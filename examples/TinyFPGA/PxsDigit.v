==> flow/design.v <==
module PxsDigit #(
        parameter color = 3'b111)
        (
        input wire        px_clk,       
        input wire [25:0] RGBStr_i,     
        input wire [9:0]  pos_x,        
        input wire [9:0]  pos_y,        
        input wire [3:0]  number,       
        output reg [25:0] RGBStr_o      
        );
parameter wseg = 30;              
parameter hseg = 10;              
reg [6:0] segments;
always @(posedge px_clk)
begin
    case (number)
        4'd0: segments <= 7'b1111110;     
        4'd1: segments <= 7'b0110000;     
        4'd2: segments <= 7'b1101101;     
        4'd3: segments <= 7'b1111001;     
        4'd4: segments <= 7'b0110011;     
        4'd5: segments <= 7'b1011011;     
        4'd6: segments <= 7'b1011111;     
        4'd7: segments <= 7'b1110000;     
        4'd8: segments <= 7'b1111111;     
        4'd9: segments <= 7'b1110011;     
        4'hA: segments <= 7'b1110111;     
        4'hB: segments <= 7'b0011111;     
        4'hC: segments <= 7'b1001110;     
        4'hD: segments <= 7'b0111101;     
        4'hE: segments <= 7'b1001111;     
        4'hF: segments <= 7'b1000111;     
    endcase
end
always @(posedge px_clk)
begin
    RGBStr_o[22:0] <= RGBStr_i[22:0];
    RGBStr_o[25:23] <= (
               (segments[6]) &&
               (RGBStr_i[12:3] > pos_y) && (RGBStr_i[12:3] < pos_y + hseg) &&
               (RGBStr_i[22:13] > pos_x) && (RGBStr_i[22:13] < pos_x + wseg)
               ) || (
               (segments[5]) &&
               (RGBStr_i[12:3] > pos_y) && (RGBStr_i[12:3] < pos_y+wseg) &&
               (RGBStr_i[22:13] > pos_x+wseg-hseg) && (RGBStr_i[22:13] < pos_x+wseg)
               ) || (
               (segments[4]) &&
               (RGBStr_i[12:3] > pos_y+wseg-hseg) && (RGBStr_i[12:3] < pos_y+2*wseg-hseg) &&
               (RGBStr_i[22:13] > pos_x+wseg-hseg) && (RGBStr_i[22:13] < pos_x+wseg)
               ) || (
               (segments[3]) &&
               (RGBStr_i[12:3] > pos_y+2*(wseg-hseg)) && (RGBStr_i[12:3] < pos_y+2*wseg-hseg) &&
               (RGBStr_i[22:13] > pos_x) && (RGBStr_i[22:13] < pos_x+wseg)
               ) || (
               (segments[2]) &&
               (RGBStr_i[12:3] > pos_y+wseg-hseg) && (RGBStr_i[12:3] < pos_y+2*wseg-hseg) &&
               (RGBStr_i[22:13] > pos_x) && (RGBStr_i[22:13] < pos_x+hseg)
               ) || (
               (segments[1]) &&
               (RGBStr_i[12:3] > pos_y) && (RGBStr_i[12:3] < pos_y+wseg) &&
               (RGBStr_i[22:13] > pos_x) && (RGBStr_i[22:13] < pos_x+hseg)
               ) || (
               (segments[0]) &&
               (RGBStr_i[12:3] > pos_y+wseg-hseg) && (RGBStr_i[12:3] < pos_y+wseg) &&
               (RGBStr_i[22:13] > pos_x) && (RGBStr_i[22:13] < pos_x+wseg)
               ) ? color : RGBStr_i[25:23];
end
endmodule
## Reports on PxsDigit

The steps from the RTL of PxsDigit to its reports follow in flow order.
Line numbers count from 1 in the design file above.
Cell names lack the library's common part.
The mark -- stands for no value.

| set-up | value |
|---|---|
| top module | PxsDigit |
| clock port | px_clk |
| cell library | sky130hd |
| timing corner | tt_025C_1v80 |

## Elaborated design

Source: Yosys, flattened and elaborated, memories not mapped. Widths are those after wreduce; folded enables and synchronous resets count as part of the registers. Registers that Yosys merges into a memory's read port (data or address) are not register bits. Print and check cells do not count. Equal cells are merged and count once.
Memory sizes are those after Yosys's memory passes, which may raise the word count (mostly to a power of two), join words into wider ones and drop unused or constant bits.

| cells by class | value |
|---|---|
| reduce/logical cells | 34 |
| order comparisons | 10 |
| add/subtract/negate cells | 9 |

Operator list:

| operator | count |
|---|---|
| less-than comparator 10 x 32 -> 1 bit | 3 |
| greater-than comparator 10 x 32 -> 1 bit | 2 |
| subtractor 32 x 4 -> 32 bit with constant B | 2 |
| logical AND 1 bit | 28 |
| less-than comparator 10 x 11 -> 1 bit | 2 |
| adder 10 x 4 -> 11 bit with constant B | 2 |
| adder 10 x 5 -> 11 bit with constant B | 2 |
| adder 10 x 6 -> 11 bit with constant B | 2 |
| greater-than comparator 10 bit | 2 |
| subtractor 11 x 4 -> 12 bit with constant B | 1 |
| greater-than comparator 10 x 11 -> 1 bit | 1 |
| logical OR 1 bit | 6 |

| bit counts | value |
|---|---|
| clocked read ports x word width | 7 |
| memory cells | 1 |
| word-level cells | 56 |
| memory bits (read-only) | 112 |
| bits in registers | 26 |
| output and inout bits | 26 |
| input port bits | 51 |

Memories:

| name | words | bits a word | read ports | wr ports | line | source |
|---|---|---|---|---|---|---|
| (name not given) | 16 | 7 | 1 | 0 | 16 | `case (number)` |

## Depth

Depth = most cells in a row (Yosys ltp): at word level without a register or memory, in the mapped netlist without a sequential cell, where the memories' decode and read muxes count.

| logic depth | value |
|---|---|
| depth after elaboration | 12 |
| ABC_AREA | 0 |
| depth in mapped cells | 19 |
| depth with buffers taken out | 17 |

## Synthesis result

Source: synth_stat.txt of the flow (Yosys; design flattened, memories mapped). It holds for the ABC_AREA given above (unset counts as 0); a run with the other value may have another netlist.

| synthesis totals | value |
|---|---|
| synthesis area | 4,286.6 sq um |
| area of sequential cells | 660.6 sq um |
| buffers | 15 |
| mapped cells | 522 |
| flip-flops | 33 |

Cells by type:

| cell type | count | area in all (sq um) |
|---|---|---|
| ha_1 | 99 | 1.24E+03 |
| dfxtp_1 | 33 | 660.634 |
| xnor2_1 | 44 | 385.37 |
| a21oi_1 | 37 | 185.178 |
| inv_1 | 36 | 135.13 |
| nand2_1 | 34 | 127.622 |
| nor2_1 | 33 | 123.869 |
| o21ai_0 | 21 | 105.101 |
| nor3_1 | 18 | 90.086 |
| nand4_1 | 12 | 75.072 |
| xor2_1 | 8 | 70.067 |
| a21o_1 | 9 | 67.565 |
| o21a_1 | 8 | 60.058 |
| nand3_1 | 11 | 55.053 |
| a211oi_1 | 7 | 52.55 |
| buf_2 | 9 | 45.043 |
| nand2b_1 | 7 | 43.792 |
| nor4_1 | 7 | 43.792 |

Not listed: further types 43, cells in them 89.

## Worst setup path after synthesis

Source: OpenSTA report_checks on the synthesized netlist (no wires, ideal clock, input and output delay 20% of the period each), path of least setup slack; recovery checks are left aside. Register names are those of the netlist, which keeps one name where synthesis merged equal registers.

| timing after synthesis | value |
|---|---|
| path kind | in2reg |
| from | input pos_y[1] |
| to | register RGBStr_o[23] |
| arrival time | 3.975 ns |
| delay of the path | 3.242 ns |
| period | 4.3 ns |
| time at the first pin | 0.860 ns |
| required time | 4.173 ns |
| external input delay | 0.860 ns |
| path buffers | 2 |
| driving pins on the path | 19 |
| library setup time | 0.127 ns |
| slack | 0.198 ns |
| synthesis period reached | 4.102 ns |

"delay of the path" is the arrival time less input delay plus setup time.
"driving pins on the path" counts driving pins, that of a launching flip-flop among them; a cell with two outputs on the path counts twice.
"synthesis period reached" = period - worst setup slack (recovery checks aside). The figure is calculated, with input and output delays left at 20% of the set period.
Between the ends stands the longest chain of elaborated cells between them, by number of cells; it is not shown to be the way that was timed. Of several equally long chains one is given.
A line is the first line of the expression or statement that the cell stems from. Yosys adds cells for indexed reads and writes and turns some case tables into memories.

| between the ends, after synthesis | value |
|---|---|
| cell sequence | buf_2 > inv_1 > ha_1 > clkbuf_1 > nand2b_1 > nand2_1 > xnor2_1 > nand2_1 > nor2_1 > xor2_1 > ha_1 > or4_1 > a221oi_1 > o221ai_1 > nand4b_1 > a311oi_1 > a311o_1 > nand4_2 > nand3b_1 |
| length of the longest elaborated chain | 12 |
| elaborated cells between the ends (all ways) | 46 |
| those cells by class | 6 x add/sub; 6 x compare; 34 x reduce/logical |

Ends and longest elaborated chain, after synthesis:

| item | line | source |
|---|---|---|
| from (decl) | 7 | `input wire [9:0]  pos_y,` |
| adder 10 x 5 -> 11 bit | 48 | `(RGBStr_i[12:3] > pos_y+wseg-hseg) && (RGBStr_i[12:3] < pos_y+2*wseg-hseg) &&` |
| subtractor 32 x 4 -> 32 bit | 48 |  |
| greater-than comparator 10 x 32 -> 1 bit | 48 |  |
| logical AND 1 bit (4 in a row) | 47 | `(segments[4]) &&` |
| logical OR 1 bit (5 in a row) | 38 | `RGBStr_o[25:23] <= (` |
| to (assign) | 38 |  |
| to (decl) | 9 | `output reg [25:0] RGBStr_o` |

## Worst path after layout

Path of least setup slack in the final report of entry A (OpenROAD, finished layout, wires in). Where an end is a register, its clock arrival counts in the times.

| timing after layout | value |
|---|---|
| path kind | in2reg |
| from | input pos_y[3] |
| to | register RGBStr_o[25] |
| driving pins on the path | 18 |
| external input delay | 0.81 ns |
| required time | 4.23 ns |
| path buffers | 1 |
| library setup time | 0.12 ns |
| arrival time | 4.03 ns |
| slack | 0.20 ns |
| time at the first pin | 0.81 ns |
| period | 4.06 ns |

Between the ends stands the longest chain of elaborated cells between them, by number of cells; it is not shown to be the way that was timed. Of several equally long chains one is given.

| between the ends, after layout | value |
|---|---|
| cell sequence | dlygate4sd2_1 > inv_1 > ha_1 > nand2b_1 > nand2_2 > nor4_4 > a31o_2 > nand2_1 > xnor2_1 > ha_1 > or4_1 > a221oi_2 > o221ai_2 > nand4b_1 > a311oi_1 > a311o_1 > nand4_2 > nand3b_1 |
| length of the longest elaborated chain | 12 |
| elaborated cells between the ends (all ways) | 46 |
| those cells by class | 6 x add/sub; 6 x compare; 34 x reduce/logical |

Ends and longest elaborated chain, after layout:

| item | line | source |
|---|---|---|
| from (decl) | 7 | `input wire [9:0]  pos_y,` |
| adder 10 x 5 -> 11 bit | 48 | `(RGBStr_i[12:3] > pos_y+wseg-hseg) && (RGBStr_i[12:3] < pos_y+2*wseg-hseg) &&` |
| subtractor 32 x 4 -> 32 bit | 48 |  |
| greater-than comparator 10 x 32 -> 1 bit | 48 |  |
| logical AND 1 bit (4 in a row) | 47 | `(segments[4]) &&` |
| logical OR 1 bit (5 in a row) | 38 | `RGBStr_o[25:23] <= (` |
| to (assign) | 38 |  |
| to (decl) | 9 | `output reg [25:0] RGBStr_o` |

==> results <==
Design PxsDigit on sky130hd. What follows are 2 stored runs of the flow, each under its own settings; their order means nothing. The constraints put input and output delay at 20% of the set period each and load the outputs with 0.01 pF.
"clock period achieved" means the clock period less the worst setup slack. The figure is calculated, with input and output delays left at 20% of the set period.
Settings: . = not set for that run.

| run | period_ns | CORE_UTILIZATION | CAP_MARGIN | CORE_MARGIN | SLEW_MARGIN | PLACE_DENSITY_LB_ADDON | CELL_PAD_IN_SITES_GLOBAL_PLACEMENT | TNS_END_PERCENT | CTS_CLUSTER_SIZE | CTS_CLUSTER_DIAMETER | MIN_ROUTING_LAYER | area of the synthesized netlist (sq um) | die outline area (sq um) | standard-cell area after layout (sq um) | worst setup slack after layout (ns) | setup TNS (ns) | clock period achieved (ns) |
|---|---|---|---|---|---|---|---|---|---|---|---|---|---|---|---|---|---|
| entry A | 4.06 | 31 | 20 | 2 | 20 | . | . | . | . | . | . | 4,286.6 | 14,784.1 | 6,252.2 | 0.200 | 0.000 | 3.860 |
| entry B | 2.36 | 30 | 20 | 2 | 35 | 0.17 | 0 | 30 | 54 | 368 | met1 | 4,286.6 | 15,260.9 | 7,024.2 | -0.941 | -2.799 | 3.301 |
