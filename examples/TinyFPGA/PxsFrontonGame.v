==> flow/design.v <==
module PxsFrontonGame (
                input wire        px_clk,        
				input wire		  rightButton,
				input wire 		  leftButton,
                input wire [22:0] VGAStr_i,        
				output reg [7:0]  counter,			 
                output reg [25:0] RGBStr_o        
               );
    parameter width_logo = 8;
    parameter height_logo = 10;
    parameter height_paddle = 8;
    parameter border = 0;
    parameter [9:0] x_logo_min = border;
    parameter [9:0] x_logo_max = 640 - width_logo - border;
    parameter [9:0] y_logo_min = border;
    parameter [9:0] y_logo_max = 480 - height_logo - border;
	parameter [9:0] VISIBLECOLS = 640;
	parameter [9:0] VISIBLEROWS = 480;
	reg [4:0] SPEED;
	reg dx,dy;
	wire endframe;
	reg [9:0] x_logo, y_logo, x_paddle, y_paddle;
	reg [9:0] BX, BY, PX, PY;
	reg [22:0] AuxStr1, AuxStr2;
	reg [6:0] width_paddle;
	reg Ball, Paddle, left, right;
	initial
    begin
		x_logo <= (640 - width_logo)/4;
		y_logo <= (480 - height_logo)/2;
		x_paddle <= 320;
		y_paddle <= 480 - 20;
		width_paddle<= 64;
		counter<=0;
		left<=0;
		right<=0;
		dx <=0;
		dy <=0;
		SPEED <= 2;
    end
	assign endframe = (VGAStr_i[22:13]==VISIBLECOLS-1 && VGAStr_i[12:3]==VISIBLEROWS-1)? 1'b1 : 1'b0 ;
	always @(posedge px_clk)
    begin
		BX <= VGAStr_i[22:13]-x_logo; PX<= VGAStr_i[22:13]-x_paddle;
		BY <= VGAStr_i[12:3]-y_logo; PY <= VGAStr_i[12:3]-y_paddle;
		AuxStr1[2:2]<=VGAStr_i[2:2]; AuxStr1[1:1]<=VGAStr_i[1:1];
		AuxStr1[22:13]<=VGAStr_i[22:13]; AuxStr1[12:3]<=VGAStr_i[12:3];
		AuxStr1[0:0]<=VGAStr_i[0:0];
	end
	always @(posedge px_clk)
    begin
		Ball<= (BX >= 0 && BX < width_logo) && (BY >= 0 && BY < height_logo);
		Paddle <= (PX >= 0 && PX < width_paddle) && (PY >= 0 && PY < height_paddle);
		AuxStr2[2:2]<=AuxStr1[2:2]; AuxStr2[1:1]<=AuxStr1[1:1];
		AuxStr2[22:13]<=AuxStr1[22:13]; AuxStr2[12:3]<=AuxStr1[12:3];
		AuxStr2[0:0]<=AuxStr1[0:0];
	end		
	always @(posedge px_clk)
    begin
		RGBStr_o[2:2]<=AuxStr2[2:2]; RGBStr_o[1:1]<=AuxStr2[1:1];
		RGBStr_o[22:13]<=AuxStr2[22:13]; RGBStr_o[12:3]<=AuxStr2[12:3];
		RGBStr_o[0:0]<=AuxStr2[0:0];
		RGBStr_o[25:23]<= (Ball || Paddle)? 3'b111:3'b001;
	end
	always @(posedge px_clk)
    begin
		if (endframe)
		begin
				if (x_logo>=x_logo_max  || x_logo>=(VISIBLECOLS-SPEED-border) || x_logo<border || x_logo<SPEED) 
				begin	
					dx = ~ dx;
				end
				if (y_logo<border || y_logo<SPEED)			
				begin
					dy = ~ dy;
				end
				if (y_logo>=y_logo_max  || y_logo>=(VISIBLEROWS-SPEED-border))			
				begin
					dy = ~ dy;
					counter<=counter-1;
				end
				if (y_logo>= y_paddle-SPEED-height_paddle && x_logo> x_paddle && x_logo<x_paddle+ width_paddle)			
				begin
					dy = ~ dy;
					counter<=counter+1;
				end
				if (dx==0)
					x_logo = x_logo+SPEED;
				else 
					x_logo = x_logo-SPEED;
				if (dy==0)
					y_logo = y_logo+SPEED;
				else 
					y_logo = y_logo-SPEED;
				if (left==1)
					x_paddle = x_paddle-2;					
				else
					if (right==1)
						x_paddle = x_paddle+2;
		end		
    end
	always @(posedge px_clk)
    begin
		if (leftButton==1)
			left <= 1;
		else 
			left<=0;
		if (rightButton)
			right<=1;
		else
			right<=0;
	end
endmodule
### Reports on PxsFrontonGame

What the tools print for PxsFrontonGame, step after step.
Line numbers count from 1 in the design file above.
Library cell names are shortened.
Not given: n/a

| set-up | value |
|---|---|
| top module | PxsFrontonGame |
| clock input | px_clk |
| cell library | sky130hd |
| timing corner | tt_025C_1v80 |

### Word level

Source: Yosys, flattened and elaborated, memories not mapped. Widths are those after wreduce. Registers that Yosys merges into a memory's read port (data or address) are not register bits. Print and check cells do not count. Equal cells are merged and count once.

| cells by class | value |
|---|---|
| add/sub/neg operators | 13 |
| magnitude comparators | 19 |
| eq/ne operators | 2 |
| mux-type cells | 18 |
| bitwise logic cells | 4 |
| reduce/logical cells | 19 |

Operators with widths:

| kind | count |
|---|---|
| 10-bit by 1-bit >= comparator with 1-bit output with constant B | 4 |
| 10-bit two-way mux | 4 |
| 10-bit subtractor | 3 |
| 10-bit by 2-bit adder with 10-bit output with constant B | 3 |
| 10-bit by 2-bit subtractor with 10-bit output with constant B | 3 |
| 10-bit by 4-bit less-than comparator with 1-bit output with constant B | 3 |
| 10-bit by 9-bit >= comparator with 1-bit output with constant B | 3 |
| 10-bit by 1-bit less-than comparator with 1-bit output with constant B | 2 |
| 10-bit >= comparator with constant B | 2 |
| 10-bit by 2-bit less-than comparator with 1-bit output with constant B | 2 |
| 8-bit two-way mux | 2 |
| 1-bit two-way mux | 11 |
| 10-bit > comparator | 1 |
| 10-bit less-than comparator | 1 |
| 10-bit == test with constant B | 1 |
| 10-bit by 7-bit adder with 10-bit output with constant B | 1 |
| 10-bit by 7-bit less-than comparator with 1-bit output with constant B | 1 |
| 10-bit by 9-bit subtractor with 10-bit output with constant B | 1 |
| 10-bit by 9-bit == test with 1-bit output with constant B | 1 |
| 1-bit logical AND | 9 |
| 8-bit by 1-bit adder with 8-bit output with constant B | 1 |
| 8-bit by 1-bit subtractor with 8-bit output with constant B | 1 |
| 1-bit logical OR | 6 |
| 1-bit NOT | 4 |
| 2-bit AND reduction | 2 |
| 2-bit nonzero test | 2 |
| 3-bit two-way mux | 1 |

| bit counts | value |
|---|---|
| register bits after elaboration | 156 |
| input bits | 26 |
| output and inout port bits | 34 |

### Logic depth

Longest topological path by Yosys (ltp), each cell counted once; first at word level (registers and memories cut), then after technology mapping (sequential cells cut; the memories' decode and read muxes count).

| depth | value |
|---|---|
| depth in word-level cells | 11 |
| ABC_AREA | 0 |
| depth in mapped cells | 15 |
| gate-level depth less buffers | 15 |

### Mapped cells and area

The flow's flattened synthesis, as Yosys stat reports it; memories are mapped. The netlist is that of the ABC_AREA named above (0 if unset); the other value can give another one.
The area totals of this step are shown rounded.

Cells by type:

| cell type | count | area in all (µm²) |
|---|---|---|
| dfxtp_1 | 101 | 2.02E+03 |
| edfxtp_1 | 37 | 1.11E+03 |
| ha_1 | 54 | 675.648 |
| xnor2_1 | 43 | 376.611 |
| inv_1 | 43 | 161.405 |
| a21oi_1 | 32 | 160.154 |
| nor2_1 | 32 | 120.115 |
| nand4_1 | 18 | 112.608 |
| nand2_1 | 27 | 101.347 |
| a21o_1 | 13 | 97.594 |
| xor2_1 | 10 | 87.584 |
| nor4_1 | 12 | 75.072 |
| a2111oi_0 | 8 | 70.067 |
| mux2i_1 | 7 | 70.067 |
| nand3_1 | 14 | 70.067 |
| o21ai_0 | 13 | 65.062 |
| fa_1 | 3 | 60.058 |
| o21bai_1 | 8 | 60.058 |

Not listed: further types 44, cells in them 100.

| mapped netlist | value |
|---|---|
| cell count | 575 |
| chip area (Yosys) | 6250 µm² |
| area of sequential cells | 3130 µm² |
| flip-flops | 138 |

### Path before layout

OpenSTA on the mapped netlist: ideal clock, no wires. The path of least setup slack (recovery checks aside). Input and output delay are each 20% of the period. Register names are those of the netlist, which keeps one name where synthesis merged equal registers.

| timing after synthesis | value |
|---|---|
| path kind | flip-flop to flip-flop |
| start | reg x_paddle[6] |
| end | reg counter[7] |
| period | 3.24 ns |
| time at the first pin | 0.000 ns |
| data arrival time | 3.247 ns |
| data required time | 2.979 ns |
| slack | -0.268 ns |
| delay of the path | 3.508 ns |
| driving pins on the path | 16 |
| buffers on the path | 0 |
| period reached after synthesis | 3.508 ns |

"delay of the path" = arrival - input delay + setup time.
"driving pins on the path" counts driving pins, that of a launching flip-flop among them; a cell with two outputs on the path counts twice.
"period reached after synthesis" is the clock period less the worst setup slack; recovery checks do not enter. This is arithmetic on one report: input and output delays are still those of the set period (20% each).
The rows between start and end are the longest chain of elaborated cells between them; the timing report does not say that the signal goes this way. Where chains are equally long, one stands for them.
Each line given opens the expression or statement behind the cell; cells for indexed reads and writes are added by Yosys, which also makes memories of some case tables.
Ways into the end's enable are left out, as the timed path ends at the data pin.

| on the way, after synthesis | value |
|---|---|
| cell sequence | edfxtp_1 > ha_1 > inv_1 > ha_1 > a21o_1 > a21o_1 > o21a_1 > nor2_1 > clkinv_1 > ha_1 > a21o_1 > a21oi_1 > o21bai_1 > a21oi_1 > o21ai_0 > xnor2_1 |
| length of the longest elaborated chain | 4 |
| elaborated cells on any way between the ends | 6 |
| those cells by class | add/sub: 1; compare: 2; mux: 1; reduce/logical: 2 |

RTL lines, path after synthesis:

| what | RTL line | source |
|---|---|---|
| start, declared | 22 | `reg [9:0] x_logo, y_logo, x_paddle, y_paddle;` |
| start, assigned | 96 | `x_paddle = x_paddle-2;` |
| start, assigned | 99 | `x_paddle = x_paddle+2;` |
| 10-bit by 7-bit adder with 10-bit output | 82 | `if (y_logo>= y_paddle-SPEED-height_paddle && x_logo> x_paddle && x_logo<x_paddle+ width_paddle)` |
| 10-bit less-than comparator | 82 |  |
| 1-bit logical AND | 82 |  |
| 8-bit two-way mux | 82 |  |
| end, assigned | 80 | `counter<=counter-1;` |
| end, assigned | 85 | `counter<=counter+1;` |
| end, declared | 6 | `output reg [7:0] counter,` |

### Path in the finished layout

From the final timing report of flow run A: the path of least setup slack in the routed layout; clock arrival at registers is part of the times.

| timing after layout | value |
|---|---|
| path kind | flip-flop to flip-flop |
| start | reg x_paddle[7] |
| end | reg counter[5] |
| period | 3.08 ns |
| time at the first pin | 0.41 ns |
| data arrival time | 3.21 ns |
| data required time | 3.25 ns |
| slack | 0.04 ns |
| driving pins on the path | 16 |
| buffers on the path | 1 |

The rows between start and end are the longest chain of elaborated cells between them; the timing report does not say that the signal goes this way. Where chains are equally long, one stands for them.
Ways into the end's enable are left out, as the timed path ends at the data pin.

| on the way, after layout | value |
|---|---|
| cell sequence | edfxtp_1 > ha_4 > inv_2 > ha_4 > a21o_1 > a21o_1 > o21a_1 > nor2_4 > clkinv_4 > ha_4 > a21o_1 > a21oi_2 > o21bai_1 > a21oi_2 > buf_4 > xnor2_2 |
| length of the longest elaborated chain | 4 |
| elaborated cells on any way between the ends | 6 |
| those cells by class | add/sub: 1; compare: 2; mux: 1; reduce/logical: 2 |

RTL lines, path after layout:

| what | RTL line | source |
|---|---|---|
| start, declared | 22 | `reg [9:0] x_logo, y_logo, x_paddle, y_paddle;` |
| start, assigned | 96 | `x_paddle = x_paddle-2;` |
| start, assigned | 99 | `x_paddle = x_paddle+2;` |
| 10-bit by 7-bit adder with 10-bit output | 82 | `if (y_logo>= y_paddle-SPEED-height_paddle && x_logo> x_paddle && x_logo<x_paddle+ width_paddle)` |
| 10-bit less-than comparator | 82 |  |
| 1-bit logical AND | 82 |  |
| 8-bit two-way mux | 82 |  |
| end, assigned | 80 | `counter<=counter-1;` |
| end, assigned | 85 | `counter<=counter+1;` |
| end, declared | 6 | `output reg [7:0] counter,` |

# Flow runs of PxsFrontonGame

Module PxsFrontonGame, platform sky130hd: 2 stored runs of the flow (Yosys, OpenROAD) with differing settings, in no particular order. Input and output delays are each 20% of the period that was set; the output load is 0.01 pF.
By "clock period reached" is meant the clock period of the run minus its worst setup slack. This is arithmetic on one report: input and output delays are still those of the set period (20% each).
"overall power" rests on the timing tool's default activity at the inputs, not on a simulated workload.
The results are shown rounded.

#### Flow run A

| setting | value |
|---|---|
| period_ns | `3.08` |
| CORE_UTILIZATION | `30` |
| PLACE_DENSITY_LB_ADDON | `0.11` |
| CELL_PAD_IN_SITES_DETAIL_PLACEMENT | `2` |
| GPL_TIMING_DRIVEN | `1` |
| CTS_CLUSTER_SIZE | `20` |
| CTS_CLUSTER_DIAMETER | `68` |
| MIN_ROUTING_LAYER | `met1` |
| CAP_MARGIN | `20` |
| CORE_MARGIN | `2` |
| SLEW_MARGIN | `20` |

| result | value |
|---|---|
| post-synthesis cell area | 6250 µm² |
| utilization of the finished layout | 39.7 % |
| overall power | 4.16 mW |
| total die area | 22000 µm² |
| worst slack on setup checks | 0.037 ns |
| standard-cell area after routing | 8090 µm² |
| setup total negative slack | 0.000 ns |
| clock period reached | 3.043 ns |

#### Flow run B

| setting | value |
|---|---|
| period_ns | `6.84` |
| CORE_UTILIZATION | `64` |
| SETUP_SLACK_MARGIN | `1.85` |
| PLACE_DENSITY_LB_ADDON | `0.18` |
| CORE_ASPECT_RATIO | `1.74` |
| CELL_PAD_IN_SITES_GLOBAL_PLACEMENT | `2` |
| CELL_PAD_IN_SITES_DETAIL_PLACEMENT | `0` |
| TNS_END_PERCENT | `35` |
| ABC_AREA | `0` |
| GPL_ROUTABILITY_DRIVEN | `1` |
| CAP_MARGIN | `20` |
| SLEW_MARGIN | `40` |
| MAX_ROUTING_LAYER | `met4` |
| CORE_MARGIN | `2` |

Unfinished; error FLW-0024 in placement.
